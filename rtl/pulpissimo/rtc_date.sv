==> flow/design.v <==
module rtc_date(
	input  logic clk_i,
	input  logic rstn_i,
	input  logic        date_update_i,
	input  logic [31:0] date_i,
	output logic [31:0] date_o,
	input logic new_day_i
);
	logic	[5:0]	s_day;
	logic	[4:0]	s_month;
	logic	[13:0]	s_year;
	logic   [5:0]   r_day;
	logic   [4:0]   r_month;
	logic   [13:0]  r_year;
	logic s_end_of_month;
	logic s_end_of_year;
	logic s_year_century;
	logic s_year_400;
	logic s_year_leap;
	logic s_year_div_4;
	assign s_day  = date_i[5:0];
	assign s_month  = date_i[12:8];
	assign s_year = date_i[29:16];
	assign date_o = {2'b00,r_year,3'b000,r_month,2'b00,r_day};
	assign s_end_of_year = s_end_of_month & (r_month == 5'h12);
	always_comb
	begin
		case(r_month)
		5'h01: s_end_of_month = (r_day == 6'h31);  
		5'h02: s_end_of_month = (r_day == 6'h29) || ((~s_year_leap)&&(r_day == 6'h28));
		5'h03: s_end_of_month = (r_day == 6'h31);  
		5'h04: s_end_of_month = (r_day == 6'h30);  
		5'h05: s_end_of_month = (r_day == 6'h31);  
		5'h06: s_end_of_month = (r_day == 6'h30);  
		5'h07: s_end_of_month = (r_day == 6'h31);  
		5'h08: s_end_of_month = (r_day == 6'h31);  
		5'h09: s_end_of_month = (r_day == 6'h30);  
		5'h10: s_end_of_month = (r_day == 6'h31);  
		5'h11: s_end_of_month = (r_day == 6'h30);  
		5'h12: s_end_of_month = (r_day == 6'h31);  
		default: s_end_of_month = 1'b0;
		endcase
	end
	assign s_year_div_4   = ((~r_year[0])&&(r_year[4]==r_year[1]));
	assign s_year_century = (r_year[7:0] == 8'h00);
	assign s_year_400     = ((~r_year[8])&&((r_year[12]==r_year[9])));
	assign s_year_leap    = (s_year_div_4) && ( (~s_year_century) || ((s_year_century)&&(s_year_400)) );
	always_ff @(posedge clk_i or negedge rstn_i) begin : proc_r_day
		if(~rstn_i) begin
			r_day <= 6'h1;
		end else begin
		if (date_update_i)
			r_day <= s_day;
		else if ((new_day_i)&&(s_end_of_month))
			r_day <= 6'h01;
		else if ((new_day_i)&&(r_day[3:0] != 4'h9))
			r_day[3:0] <= r_day[3:0] + 4'h1;
		else if (new_day_i)
		begin
			r_day[3:0] <= 4'h0;
			r_day[5:4] <= r_day[5:4] + 2'h1;
		end
		end
	end
	always_ff @(posedge clk_i or negedge rstn_i) begin : proc_r_month
		if(~rstn_i) begin
			r_month <= 5'h01;
		end else begin
			if (date_update_i)
				r_month <= s_month;
			else if ((new_day_i)&&(s_end_of_year))
				r_month <= 5'h01;
			else if ((new_day_i)&&(s_end_of_month)&&(r_month[3:0] != 4'h9))
				r_month[3:0] <= r_month[3:0] + 4'h1;
			else if ((new_day_i)&&(s_end_of_month))
			begin
				r_month[3:0] <= 4'h0;
				r_month[4] <= 1;
			end
		end
	end  
	always_ff @(posedge clk_i or negedge rstn_i) begin : proc_r_year
	 	if(~rstn_i) begin
	 		r_year <= 14'h2000;
	 	end else begin
	 		if (date_update_i)
	 			r_year <= s_year;
	 		else if ((new_day_i)&&(s_end_of_year))
			begin
				if (r_year[3:0] != 4'h9)
					r_year[3:0] <= r_year[3:0] + 4'h1;
				else begin
					r_year[3:0] <= 4'h0;
					if (r_year[7:4] != 4'h9)
						r_year[7:4] <= r_year[7:4] + 4'h1;
					else begin
						r_year[7:4] <= 4'h0;
						if (r_year[11:8] != 4'h9)
							r_year[11:8] <= r_year[11:8]+4'h1;
						else begin
							r_year[11:8] <= 4'h0;
							r_year[13:12] <= r_year[13:12]+2'h1;
						end
					end
				end
			end
	 	end
	end
endmodule
; ---- Step by step through the tools: rtc_date
; Tool output for the design above, in the order of the flow.
; Line numbers count from 1 in the design file above.
; Library cell names are shortened.
; Not given: -
[design]
design = rtc_date
clock_port = clk_i
cell_library = sky130hd
lib_corner = tt_025C_1v80

; ---- After elaboration
; Source: Yosys, flattened and elaborated, memories not mapped. Widths are those after wreduce. Registers that Yosys merges into a memory's read port (data or address) are not register bits. Print and check cells do not count. Equal cells are merged and count once.
[bits]
register_bits = 25
inputBits = 36
out_inout_bits = 32
elab_cells = 106
[op_classes]
n_addsub = 7
n_eq = 28
n_mux = 34
logic = 5
n_reduce_logical = 24
[op_table]
columns = cell, count
row1 = 2-to-1 mux 4 bit, 20
row2 = == test 6 bit (second input constant), 4
row3 = adder 4 x 1 -> 4 bit (second input constant), 5
row4 = != test 4 bit (second input constant), 5
row5 = == test 5 x 3 -> 1 bit (second input constant), 4
row6 = 2-to-1 mux 2 bit, 9
row7 = == test 5 bit (second input constant), 3
row8 = == test 5 x 2 -> 1 bit (second input constant), 2
row9 = == test 5 x 4 -> 1 bit (second input constant), 2
row10 = logical AND 1 bit, 9
row11 = nonzero test 4 bit, 2
row12 = zero test 8 bit, 1
row13 = OR reduction 7 bit, 1
row14 = != test 2 bit (second input constant), 3
row15 = AND reduction 2 bit, 3
row16 = != test 3 x 2 -> 1 bit (second input constant), 2
row17 = nonzero test 3 bit, 2
row18 = == test 5 x 1 -> 1 bit (second input constant), 1
row19 = NOT 1 bit, 4
row20 = adder 2 x 1 -> 2 bit (second input constant), 2
row21 = AND reduction 4 bit, 1
row22 = OR reduction 4 bit, 1
row23 = 2-to-1 mux 1 bit, 4
row24 = AND reduction 3 bit, 1
row25 = case mux 1 bit (select 3 bit), 1
row26 = == test 1 bit, 2
row27 = logical OR 1 bit, 2
row28 = nonzero test 2 bit, 1
row29 = bitwise AND 1 bit, 1

; ---- Logic depth
; Depth = most cells in a row (Yosys ltp): at word level without a register or memory, in the mapped netlist without a sequential cell, where the memories' decode and read muxes count.
[logic_depth]
depth_word = 14
abc_area = 0
ltp_mapped = 8
mapped_depth_nobuf = 8

; ---- Netlist
; Yosys stat after the flow's synthesis: flattened, memories mapped to cells. It holds for the ABC_AREA given above (unset counts as 0); a run with the other value may have another netlist.
[types]
columns = cell, count, type_area_um2
row1 = dfrtp_1, 22, 550.528
row2 = ha_1, 9, 112.608
row3 = o21ai_0, 22, 110.106
row4 = nand2_1, 24, 90.086
row5 = dfstp_2, 3, 78.826
row6 = buf_4, 9, 67.565
row7 = nand2b_1, 10, 62.56
row8 = xnor2_1, 6, 52.55
row9 = nand3_1, 9, 45.043
row10 = inv_1, 11, 41.29
row11 = o31a_1, 4, 35.034
row12 = a31oi_1, 5, 31.28
row13 = and3_1, 5, 31.28
row14 = a21oi_1, 6, 30.029
row15 = mux2i_1, 3, 30.029
row16 = nand3b_1, 4, 30.029
row17 = nor3_1, 6, 30.029
row18 = o31ai_1, 4, 30.029
; Other cell types: 43; their cells: 71.
[mapped]
stdcells = 233
area_mm2 = 0.002052
sequential_area_mm2 = 0.0006294
ffs = 25
n_buf = 19

; ---- Worst setup path after synthesis
; Source: OpenSTA report_checks on the synthesized netlist (no wires, ideal clock, input and output delay 20% of the period each), path of least setup slack; recovery checks are left aside. Register names are those of the netlist, which keeps one name where synthesis merged equal registers.
[synth_timing]
path_kind = register -> register
start = register r_month[1]
end = register r_month[1]
clock_period_ns = 5.35
setup_ns = 0.104
launch_ns = 0.000
t_arrival_ns = 2.393
t_required_ns = 5.246
slack_ns = 2.853
delay_ns = 2.497
path_stages = 9
path_buffers = 0
synth_period_reached_ns = 2.497
; "delay_ns" = arrival - input delay + setup time.
; "path_stages" counts driving pins, that of a launching flip-flop among them; a cell with two outputs on the path counts twice.
; "synth_period_reached_ns" = period - worst setup slack (recovery checks aside). The figure is calculated, with input and output delays left at 20% of the set period.
; The rows between start and end are the longest chain of elaborated cells between them; the timing report does not say that the signal goes this way. Where chains are equally long, one stands for them.
; Each line given opens the expression or statement behind the cell; cells for indexed reads and writes are added by Yosys, which also makes memories of some case tables.
; A register here has more assigning lines than the two given.
[synth_between]
cell_sequence = dfrtp_1 inv_1 ha_1 nor4_2 a21oi_1 a2111o_4 and3_4 or4_1 o311ai_1
elab_chain_cells = 8
cells_between = 26
classes_between = add/sub (1); eq/ne (13); mux (5); logic (1); reduce/logical (6)
[synth_rtl]
columns = item, line
row1 = from (decl), 13  ; logic [4:0] r_month;
row2 = from (assign), 70  ; r_month <= s_month;
row3 = from (assign), 74  ; r_month[3:0] <= r_month[3:0] + 4'h1;
row4 = == test 5 bit, 28  ; case(r_month)
row5 = OR reduction 7 bit, -
row6 = case mux 1 bit (select 3 bit), 28
row7 = logical AND 1 bit, 75  ; else if ((new_day_i)&&(s_end_of_month))
row8 = 2-to-1 mux 4 bit, 75
row9 = 2-to-1 mux 4 bit, 73  ; else if ((new_day_i)&&(s_end_of_month)&&(r_month[3:0] != 4'h9))
row10 = 2-to-1 mux 4 bit, 71  ; else if ((new_day_i)&&(s_end_of_year))
row11 = 2-to-1 mux 4 bit, 69  ; if (date_update_i)
row12 = to (assign), 70
row13 = to (assign), 74
row14 = to (decl), 13

; ---- Path in the finished layout
; From the final timing report of flow run 1: the path of least setup slack in the routed layout; clock arrival at registers is part of the times.
[layout_timing]
path_kind = register -> register
start = register r_month[0]
end = register r_month[1]
clock_period_ns = 2.85
setup_ns = 0.09
launch_ns = 0.29
t_arrival_ns = 2.85
t_required_ns = 3.05
slack_ns = 0.19
path_stages = 9
path_buffers = 1
; The rows between start and end are the longest chain of elaborated cells between them; the timing report does not say that the signal goes this way. Where chains are equally long, one stands for them.
; A register here has more assigning lines than the two given.
[layout_between]
cell_sequence = dfstp_2 buf_12 ha_4 nand2b_1 o32a_1 a2111o_4 and3_4 or4_4 o311ai_4
elab_chain_cells = 8
cells_between = 26
classes_between = add/sub (1); eq/ne (13); mux (5); logic (1); reduce/logical (6)
[layout_rtl]
columns = item, line
row1 = from (decl), 13  ; logic [4:0] r_month;
row2 = from (assign), 70  ; r_month <= s_month;
row3 = from (assign), 74  ; r_month[3:0] <= r_month[3:0] + 4'h1;
row4 = == test 5 bit, 28  ; case(r_month)
row5 = OR reduction 7 bit, -
row6 = case mux 1 bit (select 3 bit), 28
row7 = logical AND 1 bit, 75  ; else if ((new_day_i)&&(s_end_of_month))
row8 = 2-to-1 mux 4 bit, 75
row9 = 2-to-1 mux 4 bit, 73  ; else if ((new_day_i)&&(s_end_of_month)&&(r_month[3:0] != 4'h9))
row10 = 2-to-1 mux 4 bit, 71  ; else if ((new_day_i)&&(s_end_of_year))
row11 = 2-to-1 mux 4 bit, 69  ; if (date_update_i)
row12 = to (assign), 70
row13 = to (assign), 74
row14 = to (decl), 13

; Below are 2 stored runs of the flow (Yosys, OpenROAD; platform sky130hd) on rtc_date, each with its settings and what was measured, unordered. Constraints: input delay and output delay 20% of the set period each, output load 0.01 pF.
; "achievedPeriod_ns" = clock period - worst setup slack. The figure is calculated, with input and output delays left at 20% of the set period.
; "worst_setup_path_time_ns" means the part of the period allowed to the worst setup path (the constraints hold back 20% at inputs and 20% at outputs) less its slack; where the path has registers, the arrival times of their clocks count too.
; By "total_power_w" is meant OpenSTA's value without simulated activity: inputs other than the clock are taken to toggle once in ten clock periods, and the tool carries that through the logic.

[flow run 1: settings]
period_ns = 2.85
CORE_UTILIZATION = 52
SETUP_SLACK_MARGIN = 0.48
PLACE_DENSITY = 0.72
CORE_MARGIN = 7
TNS_END_PERCENT = 10
GPL_TIMING_DRIVEN = 1
CTS_CLUSTER_SIZE = 52
MIN_ROUTING_LAYER = met2
MAX_ROUTING_LAYER = met5
CAP_MARGIN = 20
SLEW_MARGIN = 20
[flow run 1: results]
dieArea_mm2 = 0.0059005
achievedPeriod_ns = 2.656
setupTns_ns = 0.000
layout_utilization_pct = 80.6
final_setup_ws_ns = 0.194
worst_setup_path_time_ns = 2.66
timing.worst_path_kind = register -> register
total_power_w = 0.001143
yosys.chip_area_mm2 = 0.002052
cell_area_final_mm2 = 0.0029966

[flow run 2: settings]
period_ns = 1.59
CORE_UTILIZATION = 53
SETUP_SLACK_MARGIN = 0.2
PLACE_DENSITY_LB_ADDON = 0.07
CORE_ASPECT_RATIO = 0.88
CELL_PAD_IN_SITES_GLOBAL_PLACEMENT = 0
ABC_AREA = 0
GPL_ROUTABILITY_DRIVEN = 0
CTS_CLUSTER_DIAMETER = 289
MIN_ROUTING_LAYER = met1
CAP_MARGIN = 20
CORE_MARGIN = 2
SLEW_MARGIN = 20
[flow run 2: results]
dieArea_mm2 = 0.0043865
achievedPeriod_ns = 2.666
setupTns_ns = -22.539
layout_utilization_pct = 97.6
final_setup_ws_ns = -1.076
worst_setup_path_time_ns = 2.67
timing.worst_path_kind = register -> register
total_power_w = 0.002427
yosys.chip_area_mm2 = 0.002052
cell_area_final_mm2 = 0.003666
