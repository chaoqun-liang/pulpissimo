==> flow/design.v <==
module	rtc_clock(
	input  logic        clk_i,
	input  logic        rstn_i,
	input  logic        clock_update_i,
	output logic [21:0] clock_o,
	input  logic [21:0] clock_i,
	input  logic  [9:0] init_sec_cnt_i,
	input  logic        timer_update_i,
	input  logic        timer_enable_i,
	input  logic        timer_retrig_i,
	input  logic [16:0] timer_target_i,
	output logic [16:0] timer_value_o,
	input  logic        alarm_enable_i,
	input  logic        alarm_update_i,
	input  logic [21:0] alarm_clock_i,
	output logic [21:0] alarm_clock_o,
	output logic        event_o,
	output logic        update_day_o
);
	logic [7:0] r_seconds;
	logic [7:0] r_minutes;
	logic [6:0] r_hours;
	logic [7:0] s_seconds;
	logic [7:0] s_minutes;
	logic [6:0] s_hours;
	logic [7:0] r_alarm_seconds;
	logic [7:0] r_alarm_minutes;
	logic [6:0] r_alarm_hours;
	logic       r_alarm_enable;
	logic [7:0] s_alarm_seconds;
	logic [7:0] s_alarm_minutes;
	logic [5:0] s_alarm_hours;
	logic [14:0] r_sec_counter;
	logic s_update_seconds;
	logic s_update_minutes;
	logic s_update_hours;
	logic s_alarm_match;
	logic r_alarm_match;
	logic s_alarm_event;
	logic s_timer_event;
	logic s_timer_match;
	logic [16:0] r_timer;
	logic [16:0] r_timer_target;
	logic        r_timer_en;
	logic        r_timer_retrig;
	assign s_seconds = clock_i[7:0];
	assign s_minutes = clock_i[15:8];
	assign s_hours   = clock_i[21:16];
	assign s_alarm_seconds = alarm_clock_i[7:0];
	assign s_alarm_minutes = alarm_clock_i[15:8];
	assign s_alarm_hours   = alarm_clock_i[21:16];
	assign s_alarm_match = (r_seconds == s_alarm_seconds) & (r_minutes == s_alarm_minutes) & (r_hours == s_alarm_hours); 
	assign s_alarm_event = r_alarm_enable & s_alarm_match & ~r_alarm_match;  
	assign s_timer_match = r_timer == r_timer_target;
	assign s_timer_event = r_timer_en & s_timer_match;
	assign s_update_seconds = r_sec_counter == 15'h7FFF;
	assign s_update_minutes = s_update_seconds & (r_seconds == 8'h59);
	assign s_update_hours   = s_update_minutes & (r_minutes == 8'h59);
	assign event_o        = s_alarm_event | s_timer_event;
	assign update_day_o   = s_update_hours & (r_hours == 6'h23);
	assign clock_o        = {r_hours,r_minutes,r_seconds};
	assign alarm_clock_o = {r_alarm_hours,r_alarm_minutes,r_alarm_seconds};
	assign timer_value_o = r_timer;
    always @ (posedge clk_i or negedge rstn_i)
    begin
        if(~rstn_i)
        begin
            r_alarm_seconds <= 'h0;
            r_alarm_minutes <= 'h0;
            r_alarm_hours   <= 'h0;
            r_alarm_enable  <= 'h0;
        end
        else
        begin
        	if (alarm_update_i)
        	begin
        		r_alarm_enable  <= alarm_enable_i;
            	r_alarm_seconds <= s_alarm_seconds;
            	r_alarm_minutes <= s_alarm_minutes;
            	r_alarm_hours   <= s_alarm_hours  ;
        	end
        	else if(s_alarm_event)  
        		r_alarm_enable <= 'h0;
        end
    end
    always @ (posedge clk_i or negedge rstn_i)
    begin
        if(~rstn_i)
            r_alarm_match <= 'h0;
        else
       		r_alarm_match <= s_alarm_match;
    end
    always @ (posedge clk_i or negedge rstn_i)
    begin
        if(~rstn_i)
        begin
            r_timer_en     <= 'h0;
            r_timer_target <= 'h0;
            r_timer        <= 'h0;
            r_timer_retrig <= 'h0;
        end
        else
        begin
        	if (timer_update_i)
        	begin
        		r_timer_en     <= timer_enable_i;
            	r_timer_target <= timer_target_i;
            	r_timer_retrig <= timer_retrig_i;
            	r_timer        <= 'h0;
        	end
        	else if(r_timer_en)
        	begin
        		if(s_timer_match)
        		begin
        			if(!r_timer_retrig)
        				r_timer_en <= 0;
        			r_timer    <= 'h0;
        		end
        		else
        			r_timer <= r_timer + 1;
        	end
        end
    end
    always @ (posedge clk_i or negedge rstn_i)
    begin
        if(~rstn_i)
            r_sec_counter <= 'h0;
        else
        begin
        	if (clock_update_i)
        		r_sec_counter <= {init_sec_cnt_i,5'h0};
        	else
            	r_sec_counter <= r_sec_counter + 1;
        end
    end
	always @(posedge clk_i or negedge rstn_i)
	begin
		if(~rstn_i)
		begin
			r_seconds <= 0;
			r_minutes <= 0;
			r_hours   <= 0;
		end
		else
		begin
			if (clock_update_i)
			begin
				r_seconds <= s_seconds;
				r_minutes <= s_minutes;
				r_hours   <= s_hours;
			end
			else
			begin
				if (s_update_seconds)
				begin  
					if (r_seconds[3:0] >= 4'h9)
						r_seconds[3:0] <= 4'h0;
					else
						r_seconds[3:0] <= r_seconds[3:0] + 4'h1;
					if (r_seconds >= 8'h59)
						r_seconds[7:4] <= 4'h0;
					else if (r_seconds[3:0] >= 4'h9)
						r_seconds[7:4] <= r_seconds[7:4] + 4'h1;
				end
				if (s_update_minutes)
				begin  
					if (r_minutes[3:0] >= 4'h9)
						r_minutes[3:0] <= 4'h0;
					else
						r_minutes[3:0] <= r_minutes[3:0] + 4'h1;
					if (r_minutes >= 8'h59)
						r_minutes[7:4] <= 4'h0;
					else if (r_minutes[3:0] >= 4'h9)
						r_minutes[7:4] <= r_minutes[7:4] + 4'h1;
				end
				if (s_update_hours)
				begin  
					if (r_hours >= 6'h23)
					begin
						r_hours <= 6'h00;
					end else if (r_hours[3:0] >= 4'h9)
					begin
						r_hours[3:0] <= 4'h0;
						r_hours[5:4] <= r_hours[5:4] + 2'h1;
					end else begin
						r_hours[3:0] <= r_hours[3:0] + 4'h1;
					end
				end
			end
		end
	end
endmodule
# Step by step through the tools: rtc_clock
# The steps from the RTL of rtc_clock to its reports follow in flow order.
# Line numbers count from 1 in the design file above.
# Operators: Yosys type, input widths -> output width; for muxes data width and select width s.
# Cell names lack the library's common part.
# The mark - stands for no value.
dict set report design {
  top_module {rtc_clock}
  clock {clk_i}
  cell_library {sky130hd}
  corner {tt_025C_1v80}
}

# Word-level counts
# Source: Yosys, flattened and elaborated, memories not mapped. Widths are those after wreduce. Registers that Yosys merges into a memory's read port (data or address) are not register bits. Print and check cells do not count. Equal cells are merged and count once.
dict set report bits {
  word_cells 97
  ff_bits 98
  in_bits 79
}
dict set report classes {
  muxes 35
  equal 8
  n_addsub 8
  cmp 6
  reduce_logical 13
  bitwise 10
}
# operator n
set op_table {}
lappend op_table {{$mux 4} 18}
lappend op_table {{$mux 17} 3}
lappend op_table {{$add 4x1->4 const B} 5}
lappend op_table {{$add 17x1->17 const B} 1}
lappend op_table {{$eq 17x17->1} 1}
lappend op_table {{$ge 8x7->1 const B} 2}
lappend op_table {{$eq 8x7->1 const B} 2}
lappend op_table {{$eq 8x8->1} 2}
lappend op_table {{$add 15x1->15 const B} 1}
lappend op_table {{$eq 15x15->1 const B} 1}
lappend op_table {{$mux 15} 1}
lappend op_table {{$reduce_bool 2->1} 6}
lappend op_table {{$ge 4x4->1 const B} 3}
lappend op_table {{$reduce_bool 3->1} 3}
lappend op_table {{$mux 1} 9}
lappend op_table {{$and 1x1->1} 8}
lappend op_table {{$reduce_and 2->1} 4}
lappend op_table {{$mux 2} 4}
lappend op_table {{$ge 7x6->1 const B} 1}
lappend op_table {{$eq 7x6->1} 1}
lappend op_table {{$eq 7x6->1 const B} 1}
lappend op_table {{$add 2x1->2 const B} 1}
lappend op_table {{$or 1x1->1} 1}
lappend op_table {{$not 1->1} 1}

# Logic depth
# Longest topological path by Yosys (ltp), each cell counted once; first at word level (registers and memories cut), then after technology mapping (sequential cells cut; the memories' decode and read muxes count).
dict set report logic_depth {
  depth_word 7
  ABC_AREA 0
  depth_mapped 8
}

# Mapped cells and area
# Source: synth_stat.txt of the flow (Yosys; design flattened, memories mapped). It holds for the ABC_AREA given above (unset counts as 0); a run with the other value may have another netlist.
# Totals and module areas in this step are rounded.
dict set report synth_totals {
  mapped_area_um2 5340
  ff_cells 97
  buffers 23
  seq_area_um2 2430
  cell_count 518
}
# type n type_area_um2
set by_type {}
lappend by_type {dfrtp_1 97 2.43E+03}
lappend by_type {mux2_2 41 461.693}
lappend by_type {xor2_1 42 367.853}
lappend by_type {ha_1 16 200.192}
lappend by_type {xnor2_1 21 183.926}
lappend by_type {nand2_1 48 180.173}
lappend by_type {o21ai_0 25 125.12}
lappend by_type {nand3_1 22 110.106}
lappend by_type {a211oi_1 12 90.086}
lappend by_type {nand4_1 13 81.328}
lappend by_type {nor2_1 21 78.826}
lappend by_type {inv_1 18 67.565}
lappend by_type {a21oi_1 13 65.062}
lappend by_type {clkbuf_1 16 60.058}
lappend by_type {nand2b_1 9 56.304}
lappend by_type {nor4_1 8 50.048}
lappend by_type {nor3_1 9 45.043}
lappend by_type {o31ai_1 6 45.043}
# Not listed: further types 39, cells in them 81.

# Worst setup path after synthesis
# Source: OpenSTA report_checks on the synthesized netlist (no wires, ideal clock, input and output delay 20% of the period each), path of least setup slack; recovery checks are left aside. Register names are those of the netlist, which keeps one name where synthesis merged equal registers.
dict set report synth_timing {
  path_kind {register to output}
  from {reg r_minutes[5]}
  to {out update_day_o}
  required_ns 2.528
  clock_period_ns 3.16
  path_slack_ns 0.888
  launch_ns 0.000
  path_stages 7
  arrival_time_ns 1.640
  delay_ns 1.640
  period_less_setup_slack_ns 2.272
}
# "delay_ns" is the arrival time less input delay plus setup time.
# At an output port there is no setup time.
# "path_stages": output pins that drive a net of the path, with the launching flip-flop's if there is one; two outputs of one cell count as two.
# "period_less_setup_slack_ns" is the clock period less the worst setup slack; recovery checks do not enter. This is arithmetic on one report: input and output delays are still those of the set period (20% each).
# Between the ends stands the longest chain of elaborated cells between them, by number of cells; it is not shown to be the way that was timed. Of several equally long chains one is given.
# Each line given opens the expression or statement behind the cell; cells for indexed reads and writes are added by Yosys, which also makes memories of some case tables.
# At most two assigning lines are given for a register; there are more.
dict set report synth_between {
  path_cell_list {dfrtp_1 -> inv_1 -> ha_1 -> nand2_1 -> nor4_1 -> and3_1 -> and2_1}
  elab_chain_cells 3
}
# item line_no
set synth_rtl {}
lappend synth_rtl {{start: declaration} 21} ;# logic [7:0] r_minutes;
lappend synth_rtl {{start: assignment} 149} ;# r_minutes <= s_minutes;
lappend synth_rtl {{start: assignment} 174} ;# r_minutes[7:4] <= r_minutes[7:4] + 4'h1;
lappend synth_rtl {{$eq 8x7->1} 58} ;# assign s_update_hours = s_update_minutes & (r_minutes == 8'h59);
lappend synth_rtl {{$and 1x1->1} 58}
lappend synth_rtl {{$and 1x1->1} 60} ;# assign update_day_o = s_update_hours & (r_hours == 6'h23);
lappend synth_rtl {{end: declaration} 18} ;# output logic update_day_o

# Timing after layout
# Path of least setup slack in the final report of job 1 (OpenROAD, finished layout, wires in). Where an end is a register, its clock arrival counts in the times.
dict set report layout_timing {
  path_kind {register to output}
  from {reg r_seconds[1]}
  to {out update_day_o}
  path_stages 9
  launch_ns 0.34
  required_ns 1.06
  clock_period_ns 1.33
  arrival_time_ns 2.08
  path_slack_ns -1.01
}
# Between the ends stands the longest chain of elaborated cells between them, by number of cells; it is not shown to be the way that was timed. Of several equally long chains one is given.
# At most two assigning lines are given for a register; there are more.
dict set report layout_between {
  path_cell_list {dfrtp_2 -> buf_6 -> inv_4 -> ha_4 -> nand2_4 -> nor4_4 -> and3_4 -> and2_4 -> buf_6}
  elab_chain_cells 4
}
# item line_no
set layout_rtl {}
lappend layout_rtl {{start: declaration} 20} ;# logic [7:0] r_seconds;
lappend layout_rtl {{start: assignment} 148} ;# r_seconds <= s_seconds;
lappend layout_rtl {{start: assignment} 159} ;# r_seconds[3:0] <= r_seconds[3:0] + 4'h1;
lappend layout_rtl {{$eq 8x7->1} 57} ;# assign s_update_minutes = s_update_seconds & (r_seconds == 8'h59);
lappend layout_rtl {{$and 1x1->1} 57}
lappend layout_rtl {{$and 1x1->1} 58} ;# assign s_update_hours = s_update_minutes & (r_minutes == 8'h59);
lappend layout_rtl {{$and 1x1->1} 60} ;# assign update_day_o = s_update_hours & (r_hours == 6'h23);
lappend layout_rtl {{end: declaration} 18} ;# output logic update_day_o

# Flow measurements of rtc_clock on sky130hd: 2 stored runs with different settings, listed in no order. Input and output delays are each 20% of the period that was set; the output load is 0.01 pF.
# "timing.achieved_period_ns": clock period set for the run, less the worst setup slack. It is reckoned from that one timing run; input and output delays stay at 20% of the period that was set.
# "worst_setup_path_time_ns": the worst setup path's part of the clock period (all of it between registers, 20% less for each end at a port) less its slack. A launch clock that arrives late makes it longer, a capture clock that arrives late makes it shorter.
# "total_power_uw" rests on the timing tool's default activity at the inputs, not on a simulated workload.
# The measured numbers are rounded.
run="job 1" settings period_ns=1.33 CORE_UTILIZATION=45 SETUP_SLACK_MARGIN=0.05 PLACE_DENSITY_LB_ADDON=0.29 CORE_ASPECT_RATIO=0.7 CORE_MARGIN=8 CELL_PAD_IN_SITES_GLOBAL_PLACEMENT=0 GPL_TIMING_DRIVEN=0 CTS_CLUSTER_SIZE=21 CTS_CLUSTER_DIAMETER=358 MAX_ROUTING_LAYER="met5" CAP_MARGIN=20 SLEW_MARGIN=20
run="job 1" results post_route_util_pct=80.0 design_die_area_um2=15700 fin_tns_ns=-29.7 ws_setup_ns=-1.01 worst_setup_path_time_ns=2.08 critical_path_kind="register to output" timing.achieved_period_ns=2.342 total_power_uw=9390 final_cell_area_um2=9320 post_synth_area_um2=5340
run="job 2" settings period_ns=2.26 CORE_UTILIZATION=61 CAP_MARGIN=20 CORE_MARGIN=2 SLEW_MARGIN=20
run="job 2" results post_route_util_pct=93.3 design_die_area_um2=9520 fin_tns_ns=-0.848 ws_setup_ns=-0.670 worst_setup_path_time_ns=2.48 critical_path_kind="register to output" timing.achieved_period_ns=2.930 total_power_uw=4770 final_cell_area_um2=8020 post_synth_area_um2=5340
